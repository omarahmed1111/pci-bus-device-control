==> flow/design.v <==
module device(input [3:0]n,input force_req, input[31:0] AddressToContact,input[3:0] control,input[3:0]byte_en,output reg req,
					  input gnt,inout[31:0] address,input clk,inout[3:0] BeC,inout frame,inout devsel,inout irdy,inout trdy);
		reg [31:0]mem[0:9]; 		  
		reg device_add = 1;
		reg [31:0] msg=32'hAAAA_AAAA;
		reg[31:0] out_add;
		reg out_devsel,out_frame;
		reg[3:0] out_BeC;
		reg out_irdy,out_trdy;
		reg add_mode = 0,devsel_mode = 0 ,BeC_mode = 0 ,irdy_mode = 0,trdy_mode = 0,frame_mode= 0;
		assign address = add_mode ? out_add:32'bzzzz_zzzz_zzzz_zzzz_zzzz_zzzz_zzzz_zzzz;
		assign devsel = devsel_mode? out_devsel:1'bz;
		assign BeC = BeC_mode ? out_BeC:4'bzzzz;
		assign irdy = irdy_mode? out_irdy:1'bz;
		assign trdy = trdy_mode? out_trdy:1'bz;
		assign frame = frame_mode? out_frame :1'bz;
		reg [5:0] state=1;
		integer i;
		always @(posedge clk)
		begin
			case(state)
				1:begin
					i <=0;
					if(gnt)state <= 2;
					else if(address==device_add && BeC==1)state<=10;
					else if(address==device_add && BeC==2)state<=11;
					else if(!gnt && address!=device_add)state <= 1;
				end
				2:begin
					if(gnt && control==1)state<=3;
					else if(gnt && control==2)state <= 4;
					else if(!gnt)state <= 1;
				end
				3:begin
					if(gnt)state<=5;
					if(!gnt)state<=1;
				end
				4:begin
					if(i==(n))state<=16;
					else if(gnt && (!irdy && !trdy))begin i <= i + 1; state <= 4; end
					else if(gnt && (irdy || trdy))state<=4;
				end
				5:begin
					if(gnt)state<=7;
					if(!gnt)state <= 1;
				end
				7:begin
					if(gnt && (irdy ||trdy))state<=7;
					if(gnt && (!irdy && !trdy))begin i <= i + 1;state <= 7; end
					if(i == (n)) state <= 8;
				end
				8:begin
					if(frame)state <= 9;
				end
				9:begin
					state<=1;
				end
				10:begin
					if(!frame)state<=12;
				end
				11:begin
					if(!irdy && !frame)state<=14;
				end
				12:begin
					if(irdy || trdy)state<=12;
					if(!irdy && !trdy)begin state<=12; i <= i + 1; end
					if(frame || i==(n))state <= 13;
				end
				13:begin
					state <= 1;
				end
				14:begin
					if(irdy || trdy)state<=14;
					if(!irdy && !trdy)begin state<=14; i <= i + 1; end
					if(frame || i==(n))state <= 15;
				end
				15:begin
					state <= 1;
				end
				16:begin
					if(frame)state <= 17;
				end
				17:begin
					state <= 1;
				end
			endcase
		end
		always @(negedge clk)
		begin
			if(force_req)begin req <= 1; end
			case(state)
				1:begin
					add_mode <= 0; devsel_mode <=0; BeC_mode <=0; irdy_mode <=0; trdy_mode <= 0; frame_mode <= 0;
				end
				2:begin
					add_mode <= 1;out_add <= AddressToContact; BeC_mode <= 1; out_BeC <= control; frame_mode <= 1; out_frame <= 0;
					irdy_mode<=1; trdy_mode <= 0; devsel_mode <= 0;
				end
				3:begin
					BeC_mode <= 1; out_BeC <= byte_en; add_mode <= 0; out_irdy <= 0;
				end
				4:begin
					out_BeC <= byte_en; add_mode <= 1;  out_add <= msg; out_irdy <= 0;
				end
				5:begin
					out_BeC <= byte_en;
				end
				7:begin
					mem[i] <= address;
				end
				8:begin
					out_frame <= 1;
				end
				9:begin
					out_irdy <= 1; out_BeC <= 0; req <= 0;
				end
				10:begin
					irdy_mode <= 0; trdy_mode <= 1; devsel_mode <= 1; BeC_mode <= 0; add_mode <= 1; out_devsel <= 0; out_trdy <= 0;
				end
				11:begin
					irdy_mode <= 0; trdy_mode <= 1; devsel_mode <= 1; BeC_mode <= 0; add_mode <= 0;
				end
				12:begin
					out_devsel <= 0; out_trdy <= 0; out_add <= msg; devsel_mode<=1; trdy_mode <= 1;
				end
				13:begin
					out_trdy <= 1; out_devsel<=1; out_add<= 0;
				end
				14:begin
					out_devsel <= 0; out_trdy<= 0; 
					if(BeC[0])mem[i][7:0]<=address[7:0];
					if(BeC[1])mem[i][15:8]<=address[15:8];
					if(BeC[2])mem[i][23:16]<=address[23:16];
					if(BeC[3])mem[i][31:24]<=address[31:24];
				end
				15:begin
					out_trdy <= 1; out_devsel<=1; out_add<= 0;
				end
				16:begin
					out_frame <= 1;
				end
				17:begin
					out_BeC<=0; out_add<=0; out_irdy <= 0; req <=0;
				end
			endcase
		end
endmodule
; Tool chain data of device
; The steps from the RTL of device to its reports follow in flow order.
; Line numbers count from 1 in the design file above.
; Operators carry their Yosys type and port widths (W data, S select, Z words).
; Cell names lack the library's common part.
; The mark n/a stands for no value.
[inputs]
top = device
clock_port = clk
library = sky130hd
corner = tt_025C_1v80

; Elaborated design
; Yosys after proc, flatten, opt, wreduce and memory -nomap, before mapping. Memory bits, and registers merged into a memory's read port (data or address), are not among the register bits. Print and check cells are not counted.
[classes]
addsub = 1
equal = 35
muxes = 45
reduce_and_logical = 45
[op_table]
columns = operator, count
row1 = $mux W6, 23
row2 = $pmux W32 S4, 1
row3 = $mux W32, 4
row4 = $pmux W32 S3, 1
row5 = $pmux W6 S13, 1
row6 = $eq A6 B4 Y1 const B, 8
row7 = $eq A32 B1 Y1 const B, 1
row8 = $ne A32 B1 Y1 const B, 1
row9 = $add A32 B2 Y32 const B, 1
row10 = $eq A32 B4 Y1, 1
row11 = $reduce_or A3 Y1, 8
row12 = $ne A4 B4 Y1 const B, 5
row13 = $eq A6 B3 Y1 const B, 3
row14 = $reduce_bool A2 Y1, 8
row15 = $pmux W1 S2, 8
row16 = $reduce_or A2 Y1, 7
row17 = $reduce_bool A13 Y1, 1
row18 = $eq A6 B2 Y1 const B, 2
row19 = $eq A6 B5 Y1 const B, 2
row20 = $pmux W4 S3, 1
row21 = $reduce_and A11 Y1, 1
row22 = $ne A2 B2 Y1 const B, 5
row23 = $logic_and A1 B1 Y1, 9
row24 = $eq A4 B1 Y1 const B, 2
row25 = $eq A4 B2 Y1 const B, 2
row26 = $reduce_bool A3 Y1, 2
row27 = $eq A6 B1 Y1 const B, 1
row28 = $mux W3, 2
; Other operator kinds: 9; their cells: 15.
[word_totals]
ff_bits = 83
output_inout_bits = 41
wordCells = 139

; Longest topological paths
; Yosys ltp: most cells in a row. Word level: on the elaborated netlist, between registers, memories and ports. Mapped: between sequential cells and ports; inverters and the memories' decode and read muxes count.
[depth]
word_depth = 8
ABC_AREA = 0
ltp_mapped = 7
depth_no_buf = 5

; Mapped cells and area
; Yosys stat after the flow's synthesis: flattened, memories mapped to cells. It holds for the ABC_AREA given above (unset counts as 0); a run with the other value may have another netlist.
[mapped]
stdcells = 411
area_mm2 = 0.0043967
seq_area_mm2 = 0.0023022
ffs = 77
[types]
columns = type, count
row1 = edfxtp_1, 76
row2 = xnor2_1, 29
row3 = nor2_1, 46
row4 = nor4_1, 21
row5 = a21o_1, 16
row6 = and2_1, 16
row7 = nand3_1, 15
row8 = nor4_2, 6
row9 = nor3_1, 14
row10 = nand2_1, 18
row11 = a21oi_1, 13
row12 = clkbuf_1, 17
row13 = xor2_1, 7
row14 = nand4_1, 9
row15 = nor2b_1, 9
row16 = o21ai_0, 11
row17 = nand4_4, 2
row18 = nand2b_1, 6
; Other cell types: 42; their cells: 80.

; Design device on sky130hd. What follows are 2 stored runs of the flow, each under its own settings; their order means nothing. The constraints put input and output delay at 20% of the set period each and load the outputs with 0.01 pF.
; "totalPower_w" rests on the timing tool's default activity at the inputs, not on a simulated workload.

[run A: settings]
period_ns = 4.89
CORE_UTILIZATION = 66
PLACE_DENSITY_LB_ADDON = 0.21
CORE_ASPECT_RATIO = 0.89
ABC_AREA = 0
GPL_TIMING_DRIVEN = 1
GPL_ROUTABILITY_DRIVEN = 0
CTS_CLUSTER_SIZE = 97
CAP_MARGIN = 25
SLEW_MARGIN = 10
MAX_ROUTING_LAYER = met5
CORE_MARGIN = 2
[run A: results]
utilization_frac = 0.816
totalPower_w = 0.003305
ws_hold_ns = 0.481
yosys_chip_area_mm2 = 0.0043967
final_setup_tns_ns = 0.000
final_die_area_mm2 = 0.0073317
fin_ws_ns = 0.221

[run B: settings]
period_ns = 6.61
CORE_UTILIZATION = 27
SETUP_SLACK_MARGIN = 1.25
PLACE_DENSITY_LB_ADDON = 0.14
CORE_ASPECT_RATIO = 0.56
GPL_TIMING_DRIVEN = 0
CTS_CLUSTER_SIZE = 66
CTS_CLUSTER_DIAMETER = 234
CAP_MARGIN = 30
MIN_ROUTING_LAYER = met1
CORE_MARGIN = 2
SLEW_MARGIN = 20
[run B: results]
yosys_chip_area_mm2 = 0.0043967
ws_hold_ns = 0.506
totalPower_w = 0.003021
final_die_area_mm2 = 0.0173644
final_setup_tns_ns = 0.000
utilization_frac = 0.399
fin_ws_ns = 0.987
